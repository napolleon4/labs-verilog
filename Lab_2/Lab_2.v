==> flow/design.v <==
module Lab_2(
    input nReset,
    input Clock,
    input Enable,
    output [3:0] Co1,
    output [3:0] Co10,
    output [3:0] Co100
);
wire [1:0] next;
Counter Counter1(
    .nRst(nReset),
    .clk(Clock),
    .CntEn(Enable),
    .Cout(Co1),
    .NextEn(next[0])
);
Counter Counter2(
    .nRst(nReset),
    .clk(Clock),
    .CntEn(next[0]),
    .Cout(Co10),
    .NextEn(next[1])
);
Counter Counter3(
    .nRst(nReset),
    .clk(Clock),
    .CntEn(next[1]),
    .Cout(Co100),
    .NextEn()
);
endmodule
module Counter(input nRst,
input clk,  
input CntEn,
output reg [3:0] Cout,
output   NextEn
); 
always @(posedge clk , negedge nRst)
begin 
  if(!nRst) 
    begin 
    Cout<= 0 ;  
    end 
     else 
   begin 
       if (CntEn)
        begin 
        if(Cout == 4'd9)
        begin 
          Cout<=0;
        end 
         else
           begin
          Cout<= Cout+1;
           end 
       end     
   end         
end 
   assign NextEn = (Cout==4'd9) ? 1 : 0 ;    
endmodule 
== From RTL to reports: Lab_2 ==
Tool output for the design above, in the order of the flow.
Lines are those of the file above, counted from 1.
Cell names lack the library's common part.
A cell with - has no value.

* Design top: Lab_2
* Clock port: Clock
* Cell library: sky130hd
* Library corner: tt_025C_1v80

== After elaboration ==
Source: Yosys, flattened and elaborated, memories not mapped. Widths are those after wreduce; folded enables and synchronous resets count as part of the registers. Registers that Yosys merges into a memory's read port (data or address) are not register bits. Print and check cells do not count. Equal cells are merged and count once.

* Add/sub/neg operators: 3
* Eq/ne operators: 3
* Muxes and demuxes: 5

{| class="wikitable"
|+ Operators with widths
! kind !! number
|-
| adder 4 x 1 -> 4 bit with constant B || 3
|-
| == test 4 bit with constant B || 3
|-
| 2-to-1 mux 4 bit || 3
|-
| 2-to-1 mux 1 bit || 2
|}

* Flip-flop bits (word level): 12
* Input bits: 3
* Output and inout port bits: 12

== Depth ==
Longest topological path by Yosys (ltp), each cell counted once; first at word level (registers and memories cut), then after technology mapping (sequential cells cut; the memories' decode and read muxes count).

* Depth in word-level cells: 2
* ABC_AREA: 0
* Gate-level depth with buffers: 3
* Mapped depth without buffers: 3

== After synthesis ==
The flow's flattened synthesis, as Yosys stat reports it; memories are mapped. The netlist is that of the ABC_AREA named above (0 if unset); the other value can give another one.
The area totals of this step are shown rounded.

* Standard cells after synthesis: 50
* Cell area after synthesis: 578 µm²
* Flip-flop cells: 12
* Buffer cells: 0

{| class="wikitable"
|+ Cell types
! type !! number !! area in all (µm²)
|-
| dfrtp_1 || 12 || 300.288
|-
| xnor2_1 || 3 || 26.275
|-
| xor2_1 || 3 || 26.275
|-
| nor2b_1 || 4 || 25.024
|-
| nand3_1 || 4 || 20.019
|-
| a31o_1 || 2 || 17.517
|-
| and4bb_4 || 1 || 16.266
|-
| a21o_1 || 2 || 15.014
|-
| mux2_4 || 1 || 15.014
|-
| and4bb_2 || 1 || 12.512
|-
| and4b_2 || 1 || 11.261
|-
| a21oi_1 || 2 || 10.01
|-
| a32o_1 || 1 || 10.01
|-
| and4b_1 || 1 || 10.01
|-
| o21ai_0 || 2 || 10.01
|-
| a22o_1 || 1 || 8.758
|-
| inv_1 || 2 || 7.507
|-
| nand2_1 || 2 || 7.507
|}

Other cell types: 5; their cells: 5.
By module: a second synthesis without flattening, with its own total; a netlist apart from the flattened one above.

* Cells (unflattened synthesis): 51
* Area (unflattened synthesis): 574 µm²

Each row is one instance without its submodules.

{| class="wikitable"
|+ Modules
! module !! instances !! cells !! area (µm²) !! sequential area (µm²)
|-
| Counter || 3 || 17 || 191 || 100
|-
| Lab_2 || 1 || 0 || 0.0 || 0.0
|}

== Timing after synthesis ==
Path of least setup slack by OpenSTA after synthesis, without wires, with an ideal clock, recovery checks aside; 20% of the period is set as input and as output delay. Where synthesis merged equal registers, the netlist keeps one of their names.

* Path kind: register to register
* Start: reg Counter2.Cout[1]
* End: reg Counter3.Cout[1]
* Period: 1.41 ns
* Setup time: 0.125 ns
* Launch time at the first pin: 0.000 ns
* Arrival time: 1.159 ns
* Setup slack: 0.126 ns
* Path delay: 1.284 ns
* Stages: 4
* Path buffers: 0
* Synthesis period reached: 1.284 ns

"path delay" = arrival - input delay + setup time.
"stages": output pins that drive a net of the path, with the launching flip-flop's if there is one; two outputs of one cell count as two.
"synthesis period reached" = period - worst setup slack (recovery checks aside). The figure is calculated, with input and output delays left at 20% of the set period.
The rows between start and end are the longest chain of elaborated cells between them; the timing report does not say that the signal goes this way. Where chains are equally long, one stands for them.
A line is the first line of the expression or statement that the cell stems from. Yosys adds cells for indexed reads and writes and turns some case tables into memories.
A register here has more assigning lines than the two given.

* Cells stage by stage: dfrtp_1 > and4bb_4 > nand2_2 > mux2_4
* Length of the longest elaborated chain: 2
* Elaborated cells between the ends (all ways): 2
* Classes of those cells: eq/ne (1); mux (1)

{| class="wikitable"
|+ RTL lines, path after synthesis
! what !! RTL line !! source
|-
| start, declared || 35 || <nowiki>output reg [3:0] Cout,</nowiki>
|-
| start, assigned || 42 || <nowiki>Cout<= 0 ;</nowiki>
|-
| start, assigned || 54 || <nowiki>Cout<= Cout+1;</nowiki>
|-
| == test 4 bit || 59 || <nowiki>assign NextEn = (Cout==4'd9) ? 1 : 0 ;</nowiki>
|-
| 2-to-1 mux 1 bit || 59 ||
|-
| end, assigned || 50 || <nowiki>Cout<=0;</nowiki>
|-
| end, assigned || 54 ||
|-
| end, declared || 35 ||
|}

== Path in the finished layout ==
From the final timing report of record 2: the path of least setup slack in the routed layout; clock arrival at registers is part of the times.

* Path kind: register to output
* Start: reg Counter1.Cout[0]
* End: out Co1[0]
* Period: 1.68 ns
* Launch time at the first pin: 0.27 ns
* Arrival time: 1.28 ns
* Setup slack: 0.07 ns
* Stages: 2
* Path buffers: 1

A register here has more assigning lines than the two given.

* Cells stage by stage: dfrtp_1 > clkdlybuf4s50_1
* Length of the longest elaborated chain: 0
* Elaborated cells between the ends (all ways): 0
* Source lines of those cells: 0

{| class="wikitable"
|+ RTL lines, path post-layout
! what !! RTL line !! source
|-
| start, declared || 35 || <nowiki>output reg [3:0] Cout,</nowiki>
|-
| start, assigned || 42 || <nowiki>Cout<= 0 ;</nowiki>
|-
| start, assigned || 54 || <nowiki>Cout<= Cout+1;</nowiki>
|-
| end, declared || 5 || <nowiki>output [3:0] Co1,</nowiki>
|}

Subject: flow runs of Lab_2

Hi,

Below are 2 stored runs of the flow (Yosys, OpenROAD; platform sky130hd) on Lab_2, each with its settings and what was measured, unordered. Constraints: input delay and output delay 20% of the set period each, output load 0.01 pF.
"reached clock period" means the clock period less the worst setup slack. The figure is calculated, with input and output delays left at 20% of the set period.
"critical setup path time" = time allowed to the worst setup path (clock period - input delay - output delay, where it has them) - its slack; a late launch clock adds to it, a late capture clock takes from it.
By "overall power" is meant OpenSTA's value without simulated activity: inputs other than the clock are taken to toggle once in ten clock periods, and the tool carries that through the logic.
Measured values are rounded.

=== Record 1 ===
{| class="wikitable"
! Setting !! Value
|-
| period_ns || 0.85
|-
| CORE_UTILIZATION || 59
|-
| SETUP_SLACK_MARGIN || 0.09
|-
| PLACE_DENSITY_LB_ADDON || 0.1
|-
| CORE_ASPECT_RATIO || 1.21
|-
| ABC_AREA || 0
|-
| CTS_CLUSTER_DIAMETER || 397
|-
| CAP_MARGIN || 10
|-
| CORE_MARGIN || 2
|-
| SLEW_MARGIN || 20
|}
No final report: floorplanning broke off with PDN-0185.

=== Record 2 ===
{| class="wikitable"
! Setting !! Value
|-
| period_ns || 1.68
|-
| CAP_MARGIN || 20
|-
| CORE_MARGIN || 2
|-
| CORE_UTILIZATION || 40
|-
| SLEW_MARGIN || 20
|-
! Result !! Value
|-
| Chip area in the Yosys report || 578 µm²
|-
| Setup TNS || 0.000 ns
|-
| Reached clock period || 1.614 ns
|-
| Die area || 1,770 µm²
|-
| Standard-cell area of the final layout || 779 µm²
|-
| Overall power || 1,180 µW
|-
| Final utilization || 0.592
|-
| Worst setup slack after layout || 0.066 ns
|-
| Critical setup path time || 1.28 ns
|-
| Kind of the worst setup path || register to output
|}

Regards
