==> flow/design.v <==
module Lab_4 (Clk, Send, PDin, PDout, PDready, SDout, SClk );
	input Clk, Send;
	input [7:0]PDin;
	output [7:0]PDout;
	output PDready;
	output SDout;
	output SClk;
	wire Clk2;
	wire SData ; 
	assign  SDout = SData ; 
	assign SClk = Clk2;
Transmitter TM (.clk(Clk),.Send(Send),.PDin(PDin[7:0]),.SCout(Clk2),.SDout(SData));
Receiver    RC (.SCin(Clk2), .SDin(SData),   .PDout(PDout[7:0]), .PDready(PDready) );
endmodule
module Transmitter(clk,Send,PDin,SCout,SDout);
input clk,Send;
input [7:0]PDin ;
output SCout,SDout;
reg [8:0]SR ; 
reg storaged_Send ; 
wire Enable ; 
always @(posedge clk) begin 
 storaged_Send <= Send ;
 end 
 assign Enable = Send && ~storaged_Send;
always @(posedge clk ) begin 
  if(Enable) begin 
   SR[7:0]<=PDin[7:0];
   SR[8] <= 1'b1 ; 
   end 
  else begin 
   SR[8:1]<=SR[7:0];
   SR[0] <= 1'b0 ; 
   end
end 
assign  SDout = SR[8] ; 
assign SCout = clk ; 
endmodule 
module Receiver(
  input wire SCin,
  input wire SDin,
  output wire [7:0] PDout,
  output wire PDready
);
  reg [7:0] PDout_reg;
  reg PDready_reg;
  reg [2:0] state;
  always @(posedge SCin) begin
    case (state)
      0: begin  
        if (SDin == 1'b0) begin
          state <= 1; 
         PDout_reg <= 8'b0;
        end
      end
      1: begin  
        if (SDin == 1'b1) begin
           PDout_reg <= {PDout_reg[6:0], SDin};  
          state <= 2;  
        end else begin
          state <= 0;  
        end
      end
      2: begin        state <= 0;
        PDready_reg <= 1'b1;  
      end
    endcase
  end
  assign PDout = PDout_reg;
  assign PDready = PDready_reg;
endmodule
# From RTL to reports: Lab_4
# What the tools print for Lab_4, step after step.
# Lines are those of the file above, counted from 1.
# Operators carry their Yosys type and port widths (W data, S select, Z words).
# Cell names lack the library's common part.
inputs:
  top: "Lab_4"
  clock_port: "Clk"
  cell_library: "sky130hd"
  lib_corner: "tt_025C_1v80"

# Word level
# Yosys after proc, flatten, opt, wreduce and memory -nomap, before mapping. Memory bits, and registers merged into a memory's read port (data or address), are not among the register bits. Print and check cells are not counted. Equal cells are merged and count once.
bits:
  register_bits: 21
  latch_bits: 0
  ramBits: 0
  romBits: 0
  clocked_rd_ports_x_width: 0
  mem_count: 0
  input_bits: 10
  out_inout_bits: 11
  wordCells: 24
classes:
  addsub: 0
  multipliers: 0
  n_div: 0
  cmp: 0
  n_eq: 4
  n_shift: 0
  mux: 7
  bitwise: 1
  reduce_and_logical: 6
ops:
  columns: ["cell", "count"]
  rows:
  - ["$pmux W8 S2", 1]
  - ["$mux W8", 2]
  - ["$pmux W3 S3", 1]
  - ["$mux W7", 1]
  - ["$ne A2 B2 Y1 const B", 2]
  - ["$eq A3 B1 Y1 const B", 1]
  - ["$eq A3 B2 Y1 const B", 1]
  - ["$logic_not A3 Y1", 1]
  - ["$reduce_and A3 Y1", 1]
  - ["$reduce_bool A3 Y1", 1]
  - ["$mux W3", 1]
  - ["$reduce_and A2 Y1", 1]
  - ["$reduce_bool A2 Y1", 1]
  - ["$mux W2", 1]
  - ["$logic_and A1 B1 Y1", 1]
  - ["$not A1 Y1", 1]

# Depth
# Depth = most cells in a row (Yosys ltp): at word level without a register or memory, in the mapped netlist without a sequential cell, where the memories' decode and read muxes count.
depth:
  word_depth: 3
  ABC_AREA: 0
  ltp_mapped: 3
  mapped_depth_nobuf: 2

# After synthesis
# The flow's flattened synthesis, as Yosys stat reports it; memories are mapped. The netlist is that of the ABC_AREA named above (0 if unset); the other value can give another one.
# The area totals of this step are shown rounded.
types:
  columns: ["cell_type", "count", "type_area_um2"]
  rows:
  - ["dfxtp_1", 13, 260.25]
  - ["edfxtp_1", 8, 240.23]
  - ["mux2_4", 7, 105.101]
  - ["and2_1", 8, 50.048]
  - ["buf_4", 2, 15.014]
  - ["nand2b_4", 1, 13.763]
  - ["nor2b_1", 2, 12.512]
  - ["buf_6", 1, 11.261]
  - ["mux2_2", 1, 11.261]
  - ["nor2_1", 2, 7.507]
  - ["o21bai_1", 1, 7.507]
  - ["nand2b_1", 1, 6.256]
  - ["conb_1", 1, 3.754]
  - ["inv_1", 1, 3.754]
mapped:
  stdcells: 49
  synth_area_um2: 750
  seqArea_um2: 500
  ffs: 21
  n_buf: 3
# The figures by module come from a second, unflattened synthesis with its own total; it is not the netlist above.
unflattened:
  cells_unflattened: 49
  area_unflattened_um2: 760
# Each row is one instance without its submodules.
by_module:
  columns: ["mod", "instances", "n_cells", "mod_area_um2", "seq_area_um2"]
  rows:
  - ["Receiver", 1, 26, 410, 300]
  - ["Transmitter", 1, 23, 350, 200]
  - ["Lab_4", 1, 0, 0.0, 0.0]

FLOW RESULTS
============

Top module Lab_4; platform sky130hd; tools Yosys and OpenROAD; 2 stored runs in no particular order. Input and output delays are each 20% of the period that was set; the output load is 0.01 pF.
"period_reached_ns" is the run's clock period less its worst setup slack. It is reckoned from that one timing run; input and output delays stay at 20% of the period that was set.
"timing.worst_path_ns" is the time allowed to the run's worst setup path (the clock period less input and output delay, where it has them) less its slack. Clock arrival times count: a late capture clock shortens it, a late launch clock lengthens it.
Results are given in rounded form.

--- job 1 ---
==> flow/run.sh <==
#!/bin/bash
# the make line also repeats the synthesis and layout settings of config.mk as NAME=value (left out here)
make -C /OpenROAD-flow-scripts/flow DESIGN_CONFIG=/design/flow/config.mk WORK_HOME=/design/flow/orfs CLKGATE_MAP_FILE= finish
==> flow/config.mk <==
export PLATFORM = sky130hd
export DESIGN_NAME = Lab_4
export DESIGN_NICKNAME = Lab_4
export VERILOG_FILES = /design/flow/design.v
export SDC_FILE = /design/flow/constraint.sdc
export NUM_CORES = 4
export LEC_CHECK = 0
export CAP_MARGIN = 20
export CELL_PAD_IN_SITES_DETAIL_PLACEMENT = 0
export CORE_MARGIN = 2
export CORE_UTILIZATION = 20
export CTS_CLUSTER_DIAMETER = 191
export CTS_CLUSTER_SIZE = 19
export GPL_TIMING_DRIVEN = 0
export SLEW_MARGIN = 20
export TNS_END_PERCENT = 40
==> flow/constraint.sdc <==
create_clock -name core_clock -period 0.953 [get_ports {Clk}]
set_input_delay 0.1906 -clock core_clock [delete_from_list [all_inputs] [get_ports {Clk}]]
set_output_delay 0.1906 -clock core_clock [all_outputs]
set_load 0.01 [all_outputs]

==> results, as YAML <==
results:
  final_hold_ws_ns: 0.35
  timing.worst_path_ns: 0.91
  critical_path_kind: "register to output"
  period_reached_ns: 1.101
  final_setup_ws_ns: -0.15
  dieArea_um2: 4200
  synthArea_um2: 750
  post_route_util_frac: 0.3
  stdcell_area_um2: 1100

--- job 2 ---
==> flow/run.sh <==
#!/bin/bash
# the make line also repeats the synthesis and layout settings of config.mk as NAME=value (left out here)
make -C /OpenROAD-flow-scripts/flow DESIGN_CONFIG=/design/flow/config.mk WORK_HOME=/design/flow/orfs CLKGATE_MAP_FILE= finish
==> flow/config.mk <==
export PLATFORM = sky130hd
export DESIGN_NAME = Lab_4
export DESIGN_NICKNAME = Lab_4
export VERILOG_FILES = /design/flow/design.v
export SDC_FILE = /design/flow/constraint.sdc
export NUM_CORES = 4
export LEC_CHECK = 0
export CAP_MARGIN = 20
export CORE_MARGIN = 2
export CORE_UTILIZATION = 40
export SLEW_MARGIN = 20
==> flow/constraint.sdc <==
create_clock -name core_clock -period 1.15 [get_ports {Clk}]
set_input_delay 0.2300 -clock core_clock [delete_from_list [all_inputs] [get_ports {Clk}]]
set_output_delay 0.2300 -clock core_clock [all_outputs]
set_load 0.01 [all_outputs]

==> results, as YAML <==
results:
  final_hold_ws_ns: 0.33
  timing.worst_path_ns: 0.96
  critical_path_kind: "register to output"
  period_reached_ns: 1.194
  final_setup_ws_ns: -0.044
  dieArea_um2: 2200
  synthArea_um2: 750
  post_route_util_frac: 0.57
  stdcell_area_um2: 990
